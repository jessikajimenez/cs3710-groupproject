==> flow/design.v <==
module controller(input clk, reset,
                  input [3:0] firstOp,
		  input [3:0] condition,
                  input [3:0] extendedOp,
                  input [4:0] flags,
                  output reg [2:0] aluOp,
                  output reg [1:0] outputSelect,
                  output reg regWrite, memWrite, luiInstruction, retrieveInstruction,
                             zeroExtend, pcContinue, pcOverwrite, flagSet, rTypeInstruction,
                             pcInstruction, storeNextInstruction, loadPC);
    parameter   FETCH1           = 5'b00000;
    parameter   FETCH2           = 5'b11111;
    parameter   DECODE           = 5'b00001;
    parameter   ADD              = 5'b00101;
    parameter   ADDI             = 5'b00110;
    parameter   SUB              = 5'b00111;
    parameter   SUBI             = 5'b01000;
    parameter   AND              = 5'b01001;
    parameter   ANDI             = 5'b01010;
    parameter   OR               = 5'b01011;
    parameter   ORI              = 5'b01100;
    parameter   XOR              = 5'b01101;
    parameter   XORI             = 5'b01110;
    parameter   MOVI             = 5'b01111;
    parameter   SHFT             = 5'b10000;
    parameter   SHFTI            = 5'b10001;
    parameter   MOV              = 5'b10010;
    parameter   LUI              = 5'b10011;
    parameter   MEMLOAD          = 5'b10100;
    parameter   BRANCH           = 5'b10101;
    parameter   JAL              = 5'b10110;
    parameter   WRITEANDSETFLAGS = 5'b11000;
    parameter   ONLYSETFLAGS     = 5'b11001;
    parameter   WRITETOREG       = 5'b11010;
    parameter   WRITETOMEM       = 5'b11011;
    parameter   WRITETOPC        = 5'b11100;
    parameter   MUL              = 5'b11101;
    parameter   MULI             = 5'b11110;
    parameter EQ    = 4'b0000;
    parameter NE    = 4'b0001;
    parameter CS    = 4'b0010;
    parameter CC    = 4'b0011;
    parameter HI    = 4'b0100;
    parameter LS    = 4'b0101;
    parameter GT    = 4'b0110;
    parameter LE    = 4'b0111;
    parameter FS    = 4'b1000;
    parameter FC    = 4'b1001;
    parameter LO    = 4'b1010;
    parameter HS    = 4'b1011;
    parameter LT    = 4'b1100;
    parameter GE    = 4'b1101;
    parameter UC    = 4'b1110;
    parameter NJ    = 4'b1111;
    reg [4:0] state, nextstate; 
    wire negative, zero, flag, low, carry;
    assign negative = flags[4];
    assign zero = flags[3];
    assign flag = flags[2];
    assign low = flags[1];
    assign carry = flags[0];
    always @(posedge clk)
      if(~reset) state <= FETCH1;
      else state <= nextstate;
    function [4:0] specialDecode(input [3:0] extendedOpCode);
        case(extendedOpCode)
            4'b0000: specialDecode = MOV;  
            4'b0001: specialDecode = AND;
            4'b0010: specialDecode = OR;
            4'b0011: specialDecode = XOR;
            4'b0100: specialDecode = MOV;  
            4'b0101: specialDecode = ADD;
            4'b1000: specialDecode = JAL;
            4'b1001: specialDecode = SUB;
            4'b1011: specialDecode = SUB;
            4'b1100: specialDecode = conditionCheck(condition);
            4'b1101: specialDecode = MOV;
            4'b1110: specialDecode = MUL;
            default: specialDecode = FETCH1;  
        endcase
    endfunction
    function [4:0] conditionCheck(input [3:0] cond);
        case(cond)
            EQ: begin
                    if (zero)  
                        conditionCheck = passCondition(firstOp[3]);
                    else
                        conditionCheck = FETCH1;
                end
            NE: begin
                    if (!zero)  
                        conditionCheck = passCondition(firstOp[3]);
                    else
                        conditionCheck = FETCH1;
                end
            CS: begin
                    if (carry)  
                        conditionCheck = passCondition(firstOp[3]);
                    else
                        conditionCheck = FETCH1;
                end
            CC: begin
                    if (!carry)  
                        conditionCheck = passCondition(firstOp[3]);
                    else
                        conditionCheck = FETCH1;
                end
            HI: begin
                    if (!low && !zero)  
                        conditionCheck = passCondition(firstOp[3]);
                    else
                        conditionCheck = FETCH1;
                end
            LS: begin
                    if (low || zero)  
                        conditionCheck = passCondition(firstOp[3]);
                    else
                        conditionCheck = FETCH1;
                end
            GT: begin
                    if (!negative && !zero)  
                        conditionCheck = passCondition(firstOp[3]);
                    else
                        conditionCheck = FETCH1;
                end
            LE: begin
                    if (negative || zero)  
                        conditionCheck = passCondition(firstOp[3]);
                    else
                        conditionCheck = FETCH1;
                end
            FS: begin
                    if (flag)  
                        conditionCheck = passCondition(firstOp[3]);
                    else
                        conditionCheck = FETCH1;
                end
            FC: begin
                    if (!flag)  
                        conditionCheck = passCondition(firstOp[3]);
                    else
                        conditionCheck = FETCH1;
                end
            LO: begin
                    if (low)  
                        conditionCheck = passCondition(firstOp[3]);
                    else
                        conditionCheck = FETCH1;
                end
            HS: begin
                    if (!low)  
                        conditionCheck = passCondition(firstOp[3]);
                    else
                        conditionCheck = FETCH1;
                end
            LT: begin
                    if (negative)  
                        conditionCheck = passCondition(firstOp[3]);
                    else
                        conditionCheck = FETCH1;
                end
            GE: begin
                    if (!negative)  
                        conditionCheck = passCondition(firstOp[3]);
                    else
                        conditionCheck = FETCH1;
                end
            UC: conditionCheck = passCondition(firstOp[3]);  
            NJ: conditionCheck = FETCH1;  
            default: conditionCheck = FETCH1;  
        endcase
    endfunction
    function [4:0] passCondition(input startBranch);
        if (startBranch) passCondition = BRANCH;
        else passCondition = MOV;  
    endfunction       
    always @(*)
      begin
         case(state)
            FETCH1:  nextstate <= FETCH2;
            FETCH2:  nextstate <= DECODE;
            DECODE:  case(firstOp)
                        4'b0000: nextstate <= specialDecode(extendedOp);  
                        4'b0001: nextstate <= ANDI;
                        4'b0010: nextstate <= ORI;
                        4'b0011: nextstate <= XORI;
						4'b0100: nextstate <= specialDecode(extendedOp);  
                        4'b0101: nextstate <= ADDI;
                        4'b1000: begin
                                if (extendedOp[2]) nextstate <= SHFT;  
                                else nextstate <= SHFTI;  
                            end
                        4'b1001: nextstate <= SUBI;
                        4'b1011: nextstate <= SUBI;
                        4'b1100: nextstate <= conditionCheck(condition);
                        4'b1101: nextstate <= MOVI;
                        4'b1110: nextstate <= MULI;
                        4'b1111: nextstate <= LUI;
                        default: nextstate <= FETCH1;  
                     endcase
            ADD: nextstate <= WRITEANDSETFLAGS;
            ADDI: nextstate <= WRITEANDSETFLAGS;
            SUB: begin
                    if (extendedOp[1]) nextstate <= ONLYSETFLAGS;  
                    else nextstate <= WRITEANDSETFLAGS;  
                end
            SUBI: begin
                    if (firstOp[1]) nextstate <= ONLYSETFLAGS;  
                    else nextstate <= WRITEANDSETFLAGS;  
                end
            AND: nextstate <= WRITETOREG;
            ANDI: nextstate <= WRITETOREG;
            OR: nextstate <= WRITETOREG;
            ORI: nextstate <= WRITETOREG;
            XOR: nextstate <= WRITETOREG;
            XORI: nextstate <= WRITETOREG;
            MUL: nextstate <= WRITETOREG;
            MULI: nextstate <= WRITETOREG;
            MOVI: nextstate <= WRITETOREG;
            SHFT: nextstate <= WRITETOREG;
            SHFTI: nextstate <= WRITETOREG;
            MOV: begin
                    if (firstOp == 4'b0000) nextstate <= WRITETOREG;  
                    else begin
                        if (extendedOp[3]) nextstate <= WRITETOPC;  
                        else if (extendedOp[2]) nextstate <= WRITETOMEM;  
                        else nextstate <= MEMLOAD;  
                    end
                end
            LUI: nextstate <= WRITETOREG;
            MEMLOAD: nextstate <= WRITETOREG;
            BRANCH: nextstate <= WRITETOPC;
            JAL: nextstate <= MOV;  
            WRITEANDSETFLAGS: nextstate <= FETCH1;
            ONLYSETFLAGS: nextstate <= FETCH1;
            WRITETOREG: nextstate <= FETCH1;
            WRITETOMEM: nextstate <= FETCH1;
            WRITETOPC: nextstate <= FETCH1;
            default: nextstate <= FETCH1;  
         endcase
      end
    always @(*) begin
	  aluOp                <= 3'b000;
	  outputSelect         <= 2'b00;
	  regWrite             <= 0;
	  memWrite             <= 0;
	  luiInstruction       <= 0;
	  retrieveInstruction  <= 0;
	  zeroExtend           <= 0;
	  pcContinue           <= 0;
	  pcOverwrite          <= 0;
	  flagSet              <= 0;
	  rTypeInstruction     <= 0;
	  pcInstruction        <= 0;
	  storeNextInstruction <= 0;
      loadPC               <= 0;
          case (state)
		FETCH1: begin
				loadPC <= 1;
				outputSelect <= 2'b11;  
			end
        FETCH2: begin
                loadPC <= 1;
                retrieveInstruction <= 1;
                pcContinue <= 1;
            end
		DECODE: begin
			end
		ADD: begin
				rTypeInstruction <= 1;
				aluOp <= 3'b000;
			end
		ADDI: begin
				aluOp <= 3'b000;
			end
		SUB: begin
				rTypeInstruction <= 1;
				aluOp <= 3'b100;
			end
		SUBI: begin
				aluOp <= 3'b100;
			end
		AND: begin
				rTypeInstruction <= 1;
				aluOp <= 3'b001;
			end
		ANDI: begin
				zeroExtend <= 1;
				aluOp <= 3'b001;
			end
		OR: begin
				rTypeInstruction <= 1;
				aluOp <= 3'b010;
			end
		ORI: begin
				zeroExtend <= 1;
				aluOp <= 3'b010;
			end
		XOR: begin
				rTypeInstruction <= 1;
				aluOp <= 3'b011;
			end
		XORI: begin
				zeroExtend <= 1;
				aluOp <= 3'b011;
			end
        MUL: begin
                rTypeInstruction <= 1;
                aluOp <= 3'b111;
            end
        MULI: begin
                aluOp <= 3'b111;
            end
		MOVI: begin
				zeroExtend <= 1;
				outputSelect <= 2'b10;  
			end
		SHFT: begin
				rTypeInstruction <= 1;
                zeroExtend <= !extendedOp[1];  
				outputSelect <= 2'b01;  
			end
		SHFTI: begin
                zeroExtend <= !extendedOp[1];  
				outputSelect <= 2'b01;  
			end
		MOV: begin
				rTypeInstruction <= 1;
				outputSelect <= 2'b10;  
			end
		LUI: begin
				luiInstruction <= 1;
				outputSelect <= 2'b01;  
			end
		MEMLOAD: begin
				outputSelect <= 2'b11;  
			end
		BRANCH: begin
				pcInstruction <= 1;
			end
		JAL: begin
				storeNextInstruction <= 1;
				regWrite <= 1;
			end
		WRITEANDSETFLAGS: begin
				regWrite <= 1;
				flagSet <= 1;
			end
		ONLYSETFLAGS: begin
				flagSet <= 1;  
			end
		WRITETOREG: begin
				regWrite <= 1;
			end
		WRITETOMEM: begin
				memWrite <= 1;
			end
		WRITETOPC: begin
				pcOverwrite <= 1;
			end		
		default: begin
			end
      endcase
    end
endmodule 
# Tool chain data of controller
# Tool output for the design above, in the order of the flow.
# Lines are those of the file above, counted from 1.
# Not given: --
# design
top	controller
clock_port	clk
library	sky130hd
corner	tt_025C_1v80

# Elaborated design
# Yosys after proc, flatten, opt, wreduce and memory -nomap, before mapping. Enables and synchronous resets that opt folds into registers are not counted as muxes. Memory bits, and registers merged into a memory's read port (data or address), are not among the register bits. Print and check cells are not counted. Equal cells are merged and count once.
# word_totals
inputBits	19
reg_bits	5
elab_cells	136
out_inout_bits	17
# classes
equal	65
mux	38
n_reduce_logical	32
# ops
op	n
4-bit == test with constant B	21
5-bit case mux with 16-bit select	1
5-bit == test with constant B	15
5-bit two-way mux	14
5-bit case mux with 11-bit select	1
5-bit case mux with 10-bit select	1
5-bit case mux with 9-bit select	1
5-bit by 4-bit == test with 1-bit output with constant B	8
4-bit by 3-bit == test with 1-bit output with constant B	8
2-bit OR reduction	14
4-bit by 2-bit == test with 1-bit output with constant B	6
5-bit by 3-bit == test with 1-bit output with constant B	3
3-bit case mux with 5-bit select	1
13-bit OR reduction	1
1-bit two-way mux	13
4-bit by 1-bit == test with 1-bit output with constant B	3
4-bit zero test	3
4-bit two-way mux	3
3-bit OR reduction	3
8-bit OR reduction	1
2-bit case mux with 3-bit select	1
5-bit by 1-bit == test with 1-bit output with constant B	1
5-bit zero test	1
1-bit zero test	4
4-bit OR reduction	1
3-bit two-way mux	1
1-bit logical AND	2
1-bit logical OR	2
1-bit case mux with 2-bit select	1

# Longest topological paths
# Longest topological path by Yosys (ltp), each cell counted once; first at word level (registers and memories cut), then after technology mapping (sequential cells cut; the memories' decode and read muxes count).
# logic_depth
word_depth	7
abc_area	0
mapped_depth	6
ltp_nobuf	5

# After synthesis
# Source: synth_stat.txt of the flow (Yosys; design flattened, memories mapped). It holds for the ABC_AREA given above (unset counts as 0); a run with the other value may have another netlist.
# The area totals of this step are shown rounded.
# types
cell_type	n	type_area_um2
sky130_fd_sc_hd__dfxtp_1	28	560.538
sky130_fd_sc_hd__nor2_1	25	93.84
sky130_fd_sc_hd__nand2_1	21	78.826
sky130_fd_sc_hd__nor4_1	9	56.304
sky130_fd_sc_hd__nand2b_1	7	43.792
sky130_fd_sc_hd__nor3_1	8	40.038
sky130_fd_sc_hd__or3_1	6	37.536
sky130_fd_sc_hd__o21ai_0	7	35.034
sky130_fd_sc_hd__xnor2_1	4	35.034
sky130_fd_sc_hd__a31oi_1	5	31.28
sky130_fd_sc_hd__nor4b_2	2	30.029
sky130_fd_sc_hd__or4_1	4	30.029
sky130_fd_sc_hd__nand3_1	4	20.019
sky130_fd_sc_hd__inv_1	5	18.768
sky130_fd_sc_hd__nor2b_1	3	18.768
sky130_fd_sc_hd__a32oi_1	2	17.517
sky130_fd_sc_hd__a211oi_1	2	15.014
sky130_fd_sc_hd__a21oi_1	3	15.014
# Not listed: further types 26, cells in them 34.
# mapped
buf_cells	7
flip_flops	28
cell_count	179
area_um2	1420
sequential_area_um2	561

# Worst setup path after synthesis
# OpenSTA on the mapped netlist: ideal clock, no wires. The path of least setup slack (recovery checks aside). Input and output delay are each 20% of the period. Register names are those of the netlist, which keeps one name where synthesis merged equal registers.
# synth_timing
kind	flip-flop to output port
start	register state
end	output aluOp[1]
n_path_buf	0
out_delay_ps	324
t_arrival_ps	1169
required_ps	1296
slack_ps	127
path_delay_ps	1169
launch_ps	0
driving_pins	3
clock_period_ps	1620
period_less_setup_slack_ps	1493
# "path_delay_ps" is the arrival time less input delay plus setup time.
# At an output port there is no setup time.
# "driving_pins" counts driving pins, that of a launching flip-flop among them; a cell with two outputs on the path counts twice.
# "period_less_setup_slack_ps" is the clock period less the worst setup slack; recovery checks do not enter. This is arithmetic on one report: input and output delays are still those of the set period (20% each).
# An end named without its bit number is one bit of that signal or, where synthesis recoded a state register, one of its new flip-flops.
# Between the ends stands the longest chain of elaborated cells between them, by number of cells; it is not shown to be the way that was timed. Of several equally long chains one is given.
# Each line given opens the expression or statement behind the cell; cells for indexed reads and writes are added by Yosys, which also makes memories of some case tables.
# synth_via
cell_sequence	sky130_fd_sc_hd__dfxtp_1 > sky130_fd_sc_hd__or4_1 > sky130_fd_sc_hd__or3_1
elab_chain_len	3
cone_cells	16
cone_classes	10 x eq/ne; 1 x mux; 5 x reduce/logical
# synth_lines
item	line	text
start: declaration	55	reg [4:0] state, nextstate;
start: assignment	63	if(~reset) state <= FETCH1;
start: assignment	64	else state <= nextstate;
5-bit == test	257	case (state)
2-bit OR reduction	--
3-bit case mux with 5-bit select	257
end: declaration	6	output reg [2:0] aluOp,

# Worst path after layout
# From the final timing report of entry A: the path of least setup slack in the routed layout; clock arrival at registers is part of the times.
# The path's times are printed in steps of 10 ps; the period is the one set.
# layout_timing
kind	flip-flop to output port
start	register state
end	output rTypeInstruction
slack_ps	-80
launch_ps	260
n_path_buf	1
driving_pins	4
required_ps	1590
out_delay_ps	400
clock_period_ps	1990
t_arrival_ps	1680
# An end named without its bit number is one bit of that signal or, where synthesis recoded a state register, one of its new flip-flops.
# Between the ends stands the longest chain of elaborated cells between them, by number of cells; it is not shown to be the way that was timed. Of several equally long chains one is given.
# layout_via
cell_sequence	sky130_fd_sc_hd__dfxtp_2 > sky130_fd_sc_hd__or4_1 > sky130_fd_sc_hd__or3_1 > sky130_fd_sc_hd__clkdlybuf4s15_1
elab_chain_len	3
cone_cells	10
cone_classes	8 x eq/ne; 1 x mux; 1 x reduce/logical
# layout_lines
item	line	text
start: declaration	55	reg [4:0] state, nextstate;
start: assignment	63	if(~reset) state <= FETCH1;
start: assignment	64	else state <= nextstate;
5-bit == test	257	case (state)
8-bit OR reduction	--
1-bit two-way mux	257
end: declaration	9	zeroExtend, pcContinue, pcOverwrite, flagSet, rTypeInstruction,

Wiki page: controller / flow data

Design controller on sky130hd. What follows are 2 stored runs of the flow, each under its own settings; their order means nothing. The constraints put input and output delay at 20% of the set period each and load the outputs with 0.01 pF.
"period_reached_ps" = clock period - worst setup slack. The figure is calculated, with input and output delays left at 20% of the set period.
"worstPathTime_ps" means the part of the period allowed to the worst setup path (the constraints hold back 20% at inputs and 20% at outputs) less its slack; where the path has registers, the arrival times of their clocks count too.
"power_total_w" rests on the timing tool's default activity at the inputs, not on a simulated workload.
"worstPathTime_ps" is given in steps of 10 ps.
Measured values are rounded.

Entry A, flow files:
==> flow/run.sh <==
#!/bin/bash
# the make line also repeats the synthesis and layout settings of config.mk as NAME=value (left out here)
make -C /OpenROAD-flow-scripts/flow DESIGN_CONFIG=/design/flow/config.mk WORK_HOME=/design/flow/orfs CLKGATE_MAP_FILE= finish
==> flow/config.mk <==
export PLATFORM = sky130hd
export DESIGN_NAME = controller
export DESIGN_NICKNAME = controller
export VERILOG_FILES = /design/flow/design.v
export SDC_FILE = /design/flow/constraint.sdc
export NUM_CORES = 4
export LEC_CHECK = 0
export ABC_AREA = 0
export CAP_MARGIN = 20
export CELL_PAD_IN_SITES_GLOBAL_PLACEMENT = 3
export CORE_ASPECT_RATIO = 1.67
export CORE_MARGIN = 2
export CORE_UTILIZATION = 32
export MAX_ROUTING_LAYER = met4
export MIN_ROUTING_LAYER = met1
export PLACE_DENSITY_LB_ADDON = 0.26
export SETUP_SLACK_MARGIN = -0.16
export SLEW_MARGIN = 20
==> flow/constraint.sdc <==
create_clock -name core_clock -period 1.99 [get_ports {clk}]
set_input_delay 0.3980 -clock core_clock [delete_from_list [all_inputs] [get_ports {clk}]]
set_output_delay 0.3980 -clock core_clock [all_outputs]
set_load 0.01 [all_outputs]

==> results of entry A, as CSV <==
result,value
power_total_w,0.00116
synth_area_um2,1420
total_negative_slack_ps,-243
final_stdcell_area_um2,2110
period_reached_ps,2074
worst_setup_slack_ps,-84
worstPathTime_ps,1680
critical_path_type,"flip-flop to output port"
die_um2,5020

Entry B, flow files:
==> flow/run.sh <==
#!/bin/bash
# the make line also repeats the synthesis and layout settings of config.mk as NAME=value (left out here)
make -C /OpenROAD-flow-scripts/flow DESIGN_CONFIG=/design/flow/config.mk WORK_HOME=/design/flow/orfs CLKGATE_MAP_FILE= finish
==> flow/config.mk <==
export PLATFORM = sky130hd
export DESIGN_NAME = controller
export DESIGN_NICKNAME = controller
export VERILOG_FILES = /design/flow/design.v
export SDC_FILE = /design/flow/constraint.sdc
export NUM_CORES = 4
export LEC_CHECK = 0
export ABC_AREA = 1
export CAP_MARGIN = 20
export CELL_PAD_IN_SITES_DETAIL_PLACEMENT = 2
export CORE_ASPECT_RATIO = 0.54
export CORE_MARGIN = 2
export CORE_UTILIZATION = 50
export CTS_CLUSTER_DIAMETER = 212
export MIN_ROUTING_LAYER = met1
export PLACE_DENSITY_LB_ADDON = 0.04
export SETUP_SLACK_MARGIN = -0.04
export SLEW_MARGIN = 20
==> flow/constraint.sdc <==
create_clock -name core_clock -period 2.67 [get_ports {clk}]
set_input_delay 0.5340 -clock core_clock [delete_from_list [all_inputs] [get_ports {clk}]]
set_output_delay 0.5340 -clock core_clock [all_outputs]
set_load 0.01 [all_outputs]

Entry B: no results, placement failed with DPL-0033
